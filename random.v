==> flow/design.v <==
module random(
  clk,
  clk_en,
  reset,
  start,
  dataA,
  dataB,
  done,
  result,
);
input clk, reset, clk_en, start;
input [31:0] dataA, dataB;
output reg done;
output reg[31:0] result;
integer count = 0;
always @(posedge clk)
  begin
  	count = count + 1;
  	if(reset)
  		count = 0;
    if(count == 9)
        count = 0;
    else
    begin
	    if(clk_en)
	    	begin
		      result <= count;		      
		      done <= 1'b1;
	    end
    end
  end
endmodule
* From RTL to reports: random
What the tools print for random, step after step. Line numbers count from 1 in the design file above. Operators carry their Yosys type and port widths (W data, S select, Z words). Cell names lack the library's common part. A cell with n/a has no value.
Design: top module random, clock port clk, standard-cell library sky130hd, timing corner tt_025C_1v80

* Elaborated design
Yosys after proc, flatten, opt, wreduce and memory -nomap, before mapping. Enables and synchronous resets that opt folds into registers are not counted as muxes. Memory bits, and registers merged into a memory's read port (data or address), are not among the register bits. Print and check cells are not counted. Equal cells are merged and count once.
Operators by class: $add $sub $neg 1, equal/unequal tests 1, muxes and demuxes 1, bitwise logic cells 1, reductions and logical operators 1
Operators with widths (count):
- $add A32 B2 Y32 const B | 1
- $eq A32 B5 Y1 const B | 1
- $mux W32 | 1
- $reduce_and A2 Y1 | 1
- $not A1 Y1 | 1
Bit counts: flip-flop bits (word level) 64, input bits 68, output and inout port bits 33, elaborated cells 7

* Logic depth
Yosys ltp: most cells in a row. Word level: on the elaborated netlist, between registers, memories and ports. Mapped: between sequential cells and ports; inverters and the memories' decode and read muxes count.
Logic depth: depth in word-level cells 5, ABC_AREA 0, depth in mapped cells 10, depth with buffers taken out 8

* After synthesis
Yosys stat after the flow's synthesis: flattened, memories mapped to cells. It holds for the ABC_AREA given above (unset counts as 0); a run with the other value may have another netlist.
Cells by type:
- edfxtp_1 | count 32, area in all 960.922 um^2
- dfxtp_1 | count 32, area in all 640.614 um^2
- nor2_1 | count 44, area in all 165.158 um^2
- xnor2_1 | count 16, area in all 140.134 um^2
- nand4_1 | count 14, area in all 87.584 um^2
- a21oi_1 | count 14, area in all 70.067 um^2
- nor4_1 | count 11, area in all 68.816 um^2
- or3_1 | count 9, area in all 56.304 um^2
- or4_1 | count 6, area in all 45.043 um^2
- xor2_1 | count 5, area in all 43.792 um^2
- nand2_1 | count 11, area in all 41.29 um^2
- nand3_1 | count 8, area in all 40.038 um^2
- o21ba_2 | count 4, area in all 40.038 um^2
- o21ai_0 | count 7, area in all 35.034 um^2
- clkbuf_1 | count 9, area in all 33.782 um^2
- inv_1 | count 7, area in all 26.275 um^2
- nor3_1 | count 5, area in all 25.024 um^2
- o31ai_1 | count 3, area in all 22.522 um^2
Not listed: further types 30, cells in them 42.
Synthesis totals: mapped cells 279, chip area (Yosys) 2861.5 um^2, area of sequential cells 1601.5 um^2, flip-flop cells 64, buffers 15

* Path before layout
Path of least setup slack by OpenSTA after synthesis, without wires, with an ideal clock, recovery checks aside; 20% of the period is set as input and as output delay. Where synthesis merged equal registers, the netlist keeps one of their names.
Timing path after synthesis: path type reg-to-reg, from register count[0], to register result[0], clock period 5.69 ns, library setup time 0.431 ns, time at the first pin 0.000 ns, arrival time 3.757 ns, required time 5.259 ns, slack 1.502 ns, path delay 4.188 ns, stages on the path 11, buffers on the path 2, period reached after synthesis 4.188 ns
"path delay" is the arrival time less input delay plus setup time. "stages on the path" counts driving pins, that of a launching flip-flop among them; a cell with two outputs on the path counts twice. "period reached after synthesis" = period - worst setup slack (recovery checks aside). The figure is calculated, with input and output delays left at 20% of the set period. Between the ends stands the longest chain of elaborated cells between them, by number of cells; it is not shown to be the way that was timed. Of several equally long chains one is given. A line is the first line of the expression or statement that the cell stems from. Yosys adds cells for indexed reads and writes and turns some case tables into memories. A register here has more assigning lines than the two given.
On the way, after synthesis: cells stage by stage dfxtp_1 > ha_1 > nand2_1 > or4_1 > clkbuf_2 > buf_2 > nor4_1 > xnor2_1 > a31oi_1 > nor4_1 > o211ai_1, cells in the longest elaborated chain 5, elaborated cells on any way between the ends 5, source lines of those cells 3, classes of those cells add/sub (1); eq/ne (1); mux (1); logic (1); reduce/logical (1)
RTL lines, path after synthesis:
- start, declared | RTL line 15 | integer count = 0;
- start, assigned | RTL line 18 | count = count + 1;
- start, assigned | RTL line 20 | count = 0;
- $add A32 B2 Y32 | RTL line 18
- $mux W32 | RTL line 19 | if(reset)
- $eq A32 B5 Y1 | RTL line 21 | if(count == 9)
- $not A1 Y1
- $reduce_and A2 Y1
- end, assigned | RTL line 27 | result <= count;
- end, declared | RTL line 14 | output reg[31:0] result;

* Timing after layout
Path of least setup slack in the final report of stored run 1 (OpenROAD, finished layout, wires in). Where an end is a register, its clock arrival counts in the times.
Timing path post-layout: path type reg-to-reg, from register count[0], to register result[12], clock period 4.36 ns, library setup time 0.26 ns, time at the first pin 0.33 ns, arrival time 3.09 ns, required time 4.43 ns, slack 1.35 ns, stages on the path 10, buffers on the path 1
Between the ends stands the longest chain of elaborated cells between them, by number of cells; it is not shown to be the way that was timed. Of several equally long chains one is given. A register here has more assigning lines than the two given.
On the way, post-layout: cells stage by stage dfxtp_2 > ha_4 > nand2_2 > or4_4 > nor4_1 > xnor2_1 > a31oi_1 > nor4_4 > o211ai_1 > buf_4, cells in the longest elaborated chain 5, elaborated cells on any way between the ends 5, source lines of those cells 3, classes of those cells add/sub (1); eq/ne (1); mux (1); logic (1); reduce/logical (1)
RTL lines, path post-layout:
- start, declared | RTL line 15 | integer count = 0;
- start, assigned | RTL line 18 | count = count + 1;
- start, assigned | RTL line 20 | count = 0;
- $add A32 B2 Y32 | RTL line 18
- $mux W32 | RTL line 19 | if(reset)
- $eq A32 B5 Y1 | RTL line 21 | if(count == 9)
- $not A1 Y1
- $reduce_and A2 Y1
- end, assigned | RTL line 27 | result <= count;
- end, declared | RTL line 14 | output reg[31:0] result;

Subject: flow runs of random

Hi,

Module random, platform sky130hd: 2 stored runs of the flow (Yosys, OpenROAD) with differing settings, in no particular order. Input and output delays are each 20% of the period that was set; the output load is 0.01 pF.
"clock period achieved": clock period set for the run, less the worst setup slack. It is reckoned from that one timing run; input and output delays stay at 20% of the period that was set.
"worst setup path time": the worst setup path's part of the clock period (all of it between registers, 20% less for each end at a port) less its slack. A launch clock that arrives late makes it longer, a capture clock that arrives late makes it shorter.

[stored run 1] flow files
==> flow/run.sh <==
#!/bin/bash
# the make line also repeats the synthesis and layout settings of config.mk as NAME=value (left out here)
make -C /OpenROAD-flow-scripts/flow DESIGN_CONFIG=/design/flow/config.mk WORK_HOME=/design/flow/orfs CLKGATE_MAP_FILE= finish
==> flow/config.mk <==
export PLATFORM = sky130hd
export DESIGN_NAME = random
export DESIGN_NICKNAME = random
export VERILOG_FILES = /design/flow/design.v
export SDC_FILE = /design/flow/constraint.sdc
export NUM_CORES = 4
export LEC_CHECK = 0
export CAP_MARGIN = 20
export CORE_MARGIN = 2
export CORE_UTILIZATION = 40
export SETUP_SLACK_MARGIN = 1.2
export SLEW_MARGIN = 20
==> flow/constraint.sdc <==
create_clock -name core_clock -period 4.36 [get_ports {clk}]
set_input_delay 0.8720 -clock core_clock [delete_from_list [all_inputs] [get_ports {clk}]]
set_output_delay 0.8720 -clock core_clock [all_outputs]
set_load 0.01 [all_outputs]

[stored run 1] result: clock period achieved 3.013 ns; smallest hold slack 0.521 ns; post-synthesis cell area 2,861.5 um^2; area inside the die boundary 7,846.4 um^2; worst setup path time 3.01 ns; worst setup path kind reg-to-reg; lowest setup slack 1.347 ns; total negative slack 0.000 ns; standard-cell area of the final layout 3,622.2 um^2

[stored run 2] flow files
==> flow/run.sh <==
#!/bin/bash
# the make line also repeats the synthesis and layout settings of config.mk as NAME=value (left out here)
make -C /OpenROAD-flow-scripts/flow DESIGN_CONFIG=/design/flow/config.mk WORK_HOME=/design/flow/orfs CLKGATE_MAP_FILE= finish
==> flow/config.mk <==
export PLATFORM = sky130hd
export DESIGN_NAME = random
export DESIGN_NICKNAME = random
export VERILOG_FILES = /design/flow/design.v
export SDC_FILE = /design/flow/constraint.sdc
export NUM_CORES = 4
export LEC_CHECK = 0
export ABC_AREA = 0
export CAP_MARGIN = 20
export CORE_MARGIN = 9
export CORE_UTILIZATION = 54
export CTS_CLUSTER_DIAMETER = 68
export GPL_TIMING_DRIVEN = 1
export PLACE_DENSITY_LB_ADDON = 0.29
export SETUP_SLACK_MARGIN = 0.74
export SLEW_MARGIN = 20
export TNS_END_PERCENT = 35
==> flow/constraint.sdc <==
create_clock -name core_clock -period 7.12 [get_ports {clk}]
set_input_delay 1.4240 -clock core_clock [delete_from_list [all_inputs] [get_ports {clk}]]
set_output_delay 1.4240 -clock core_clock [all_outputs]
set_load 0.01 [all_outputs]

[stored run 2] result: clock period achieved 3.970 ns; smallest hold slack 0.521 ns; post-synthesis cell area 2,861.5 um^2; area inside the die boundary 8,243.7 um^2; worst setup path time 2.55 ns; worst setup path kind input-to-reg; lowest setup slack 3.150 ns; total negative slack 0.000 ns; standard-cell area of the final layout 3,420.8 um^2

Regards
